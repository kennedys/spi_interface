==> flow/design.v <==
module SPI_Interface #(parameter CLK_DIV = 2)(
        input clk,
        input rst,
        input miso,
        output mosi,
        output sck,
        input start,
        input[7:0] data_in,
        output[7:0] data_out,
        output busy,
        output new_data
    );
    localparam STATE_SIZE = 2;
    localparam IDLE = 2'd0,
            WAIT_HALF = 2'd1,
            TRANSFER = 2'd2;
    reg [STATE_SIZE-1:0] state_d, state_q;
    reg [7:0] data_d, data_q;
    reg [CLK_DIV-1:0] sck_d, sck_q;
    reg mosi_d, mosi_q;
    reg [2:0] ctr_d, ctr_q;
    reg new_data_d, new_data_q;
    reg [7:0] data_out_d, data_out_q;
    assign mosi = mosi_q;
    assign sck = (~sck_q[CLK_DIV-1]) & (state_q == TRANSFER);
    assign busy = state_q != IDLE;
    assign data_out = data_out_q;
    assign new_data = new_data_q;
    always @(*) begin
        sck_d = sck_q;
        data_d = data_q;
        mosi_d = mosi_q;
        ctr_d = ctr_q;
        new_data_d = 1'b0;
        data_out_d = data_out_q;
        state_d = state_q;
        case (state_q)
            IDLE: begin
                sck_d = 4'b0;
                ctr_d = 3'b0;
                if (start == 1'b1) begin
                    data_d = data_in;
                    state_d = WAIT_HALF;
                end
            end
            WAIT_HALF: begin
                sck_d = sck_q + 1'b1;
                if (sck_q == {CLK_DIV-1{1'b1}}) begin
                    sck_d = 1'b0;
                    state_d = TRANSFER;
                end
            end
            TRANSFER: begin
                sck_d = sck_q + 1'b1;
                if (sck_q == 4'b0000) begin
                    mosi_d = data_q[7];
                end else if (sck_q == {CLK_DIV-1{1'b1}}) begin
                    data_d = {data_q[6:0], miso};
                end else if (sck_q == {CLK_DIV{1'b1}}) begin
                    ctr_d = ctr_q + 1'b1;
                    if (ctr_q == 3'b111) begin
                        state_d = IDLE;
                        data_out_d = data_q;
                        new_data_d = 1'b1;
                    end
                end
            end
        endcase
    end
    always @(posedge clk) begin
        if (rst) begin
            ctr_q <= 3'b0;
            data_q <= 8'b0;
            sck_q <= 4'b0;
            mosi_q <= 1'b0;
            state_q <= IDLE;
            data_out_q <= 8'b0;
            new_data_q <= 1'b0;
        end else begin
            ctr_q <= ctr_d;
            data_q <= data_d;
            sck_q <= sck_d;
            mosi_q <= mosi_d;
            state_q <= state_d;
            data_out_q <= data_out_d;
            new_data_q <= new_data_d;
        end
    end
endmodule
* Tool chain data of SPI_Interface
What the tools print for SPI_Interface, step after step. Lines are those of the file above, counted from 1. Cell names lack the library's common part. Not given: --
Set-up: top module SPI_Interface, clock port clk, cell library sky130hd, library corner tt_025C_1v80

* Word-level counts
Source: Yosys, flattened and elaborated, memories not mapped. Widths are those after wreduce. Registers that Yosys merges into a memory's read port (data or address) are not register bits. Print and check cells do not count. Equal cells are merged and count once.
Storage and ports: RAM bits 0, memories kept 0, bits of input ports 12, bits in registers 25, latch bits 0, word-level cells 56, bits in read-only memories 0, output and inout bits 12, clocked read ports x word width 0
Cells by class: mux-type cells 18, $add $sub $neg 2, bitwise logic cells 6, div/mod/pow operators 0, multipliers 0, reduce/logical cells 11, equality and inequality tests 12, shift operators 0, magnitude comparators 0
Operators by type and width (count):
- 8-bit 2-to-1 mux | 3
- 8-bit case mux with 2-bit select | 1
- 2-bit 2-to-1 mux | 7
- 2-bit case mux with 3-bit select | 2
- 3-bit 2-to-1 mux | 3
- 2-bit inequality test with constant B | 4
- 4-bit AND reduction | 2
- 7-bit AND reduction | 1
- 2-bit by 1-bit inequality test with 1-bit output with constant B | 3
- 3-bit case mux with 2-bit select | 1
- 1-bit NOT | 5
- 5-bit AND reduction | 1
- 5-bit OR reduction | 1
- 2-bit by 1-bit equality test with 1-bit output with constant B | 2
- 2-bit equality test with constant B | 2
- 2-bit zero test | 2
- 2-bit nonzero test | 2
- 3-bit by 1-bit adder with 3-bit output with constant B | 1
- 3-bit equality test with constant B | 1
- 3-bit nonzero test | 1
- 2-bit by 1-bit adder with 2-bit output with constant B | 1
- 2-bit AND reduction | 1
- 1-bit bitwise AND | 1
- 1-bit 2-to-1 mux | 1

* Logic depth
Depth = most cells in a row (Yosys ltp): at word level without a register or memory, in the mapped netlist without a sequential cell, where the memories' decode and read muxes count.
Depth: depth in word-level cells 6, ABC_AREA 0, mapped depth 7, gate-level depth less buffers 5

* After synthesis
Yosys stat after the flow's synthesis: flattened, memories mapped to cells. It holds for the ABC_AREA given above (unset counts as 0); a run with the other value may have another netlist.
Mapped netlist: sequential part of the area 500.5 um^2, cell count 153, synthesis area 1421.4 um^2, flip-flops 25, buffers 10
Cells by type:
- dfxtp_1 | count 25, total area 500.48 um^2
- ha_1 | count 12, total area 150.144 um^2
- mux2_2 | count 7, total area 78.826 um^2
- a21oi_1 | count 11, total area 55.053 um^2
- a31oi_1 | count 8, total area 50.048 um^2
- mux2i_1 | count 5, total area 50.048 um^2
- nor4_1 | count 8, total area 50.048 um^2
- nor3_1 | count 9, total area 45.043 um^2
- nand2b_1 | count 7, total area 43.792 um^2
- nand3_1 | count 8, total area 40.038 um^2
- o21ai_0 | count 8, total area 40.038 um^2
- a2111oi_4 | count 1, total area 27.526 um^2
- clkbuf_1 | count 7, total area 26.275 um^2
- nor2b_1 | count 4, total area 25.024 um^2
- mux2_1 | count 2, total area 22.522 um^2
- nand3b_1 | count 3, total area 22.522 um^2
- nand3b_4 | count 1, total area 20.019 um^2
- inv_1 | count 5, total area 18.768 um^2
Other cell types: 15; their cells: 22.

* Path before layout
Path of least setup slack by OpenSTA after synthesis, without wires, with an ideal clock, recovery checks aside; 20% of the period is set as input and as output delay. Where synthesis merged equal registers, the netlist keeps one of their names.
Timing path after synthesis: path kind flip-flop to flip-flop, start register state_q[0], end register state_q[0], library setup time 121 ps, time at the first pin 0 ps, path delay 1751 ps, clock period 1760 ps, required time 1639 ps, arrival 1630 ps, path buffers 1, slack 9 ps, stages 7, period reached after synthesis 1751 ps
"path delay" = arrival - input delay + setup time. "stages" counts driving pins, that of a launching flip-flop among them; a cell with two outputs on the path counts twice. "period reached after synthesis" is the clock period less the worst setup slack; recovery checks do not enter. This is arithmetic on one report: input and output delays are still those of the set period (20% each). The rows between start and end are the longest chain of elaborated cells between them; the timing report does not say that the signal goes this way. Where chains are equally long, one stands for them. A line is the first line of the expression or statement that the cell stems from. Yosys adds cells for indexed reads and writes and turns some case tables into memories.
On the way, after synthesis: cell sequence dfxtp_1 inv_1 ha_1 nor2b_4 buf_6 a2111oi_4 mux2_4, length of the longest elaborated chain 3, elaborated cells on any way between the ends 12, those cells by class eq/ne (8); mux (1); reduce/logical (3)
RTL lines, path after synthesis:
- from (decl) | RTL line 17 | reg [STATE_SIZE-1:0] state_d, state_q;
- from (assign) | RTL line 76 | state_q <= IDLE;
- from (assign) | RTL line 84 | state_q <= state_d;
- 2-bit by 1-bit equality test with 1-bit output | RTL line 37 | case (state_q)
- 2-bit inequality test
- 7-bit AND reduction
- to (assign) | RTL line 76
- to (assign) | RTL line 84
- to (decl) | RTL line 17

* Worst path after layout
From the final timing report of entry A: the path of least setup slack in the routed layout; clock arrival at registers is part of the times. The report prints the path's times to 10 ps; the period is as set.
Timing path after layout: path kind flip-flop to output port, start register state_q[0], end output busy, arrival 1740 ps, path buffers 1, time at the first pin 320 ps, required time 2700 ps, stages 5, output delay 680 ps, slack 970 ps, clock period 3380 ps
The rows between start and end are the longest chain of elaborated cells between them; the timing report does not say that the signal goes this way. Where chains are equally long, one stands for them.
On the way, after layout: cell sequence dfxtp_1 inv_1 ha_1 inv_1 clkdlybuf4s50_1, length of the longest elaborated chain 1, elaborated cells on any way between the ends 1, source lines of those cells 1, those cells by class reduce/logical (1)
RTL lines, path after layout:
- from (decl) | RTL line 17 | reg [STATE_SIZE-1:0] state_d, state_q;
- from (assign) | RTL line 76 | state_q <= IDLE;
- from (assign) | RTL line 84 | state_q <= state_d;
- 2-bit nonzero test | RTL line 26 | assign busy = state_q != IDLE;
- to (decl) | RTL line 10 | output busy,

Memo
Re: implementation data of SPI_Interface

SPI_Interface through Yosys and OpenROAD on sky130hd: 2 stored runs, unordered, with their settings and measured results. The constraints put input and output delay at 20% of the set period each and load the outputs with 0.01 pF.
By "clock period reached" is meant the clock period of the run minus its worst setup slack. This is arithmetic on one report: input and output delays are still those of the set period (20% each).
"worst setup path time" = time allowed to the worst setup path (clock period - input delay - output delay, where it has them) - its slack; a late launch clock adds to it, a late capture clock takes from it.
By "total design power" is meant OpenSTA's value without simulated activity: inputs other than the clock are taken to toggle once in ten clock periods, and the tool carries that through the logic.
"worst setup path time" is known to 10 ps.

* Entry A | settings: period_ns 3.38; CAP_MARGIN 20; CORE_MARGIN 2; CORE_UTILIZATION 40; SLEW_MARGIN 20 | results: chip area in the Yosys report 1421.4 um^2; die size 4046.2 um^2; standard-cell area after routing 1704.1 um^2; final design utilization 0.507; setup slack of the worst path 968 ps; post-route setup TNS 0 ps; final worst hold slack 483 ps; total design power 1027 uW; clock period reached 2412 ps; worst setup path time 1740 ps; worst path kind flip-flop to output port
* Entry B | settings: period_ns 1.14; CORE_UTILIZATION 61; CORE_ASPECT_RATIO 1.22; CELL_PAD_IN_SITES_DETAIL_PLACEMENT 2; CTS_CLUSTER_SIZE 70; CTS_CLUSTER_DIAMETER 396; CAP_MARGIN 20; CORE_MARGIN 2; SLEW_MARGIN 20 | incomplete, placement halted on DPL-0033
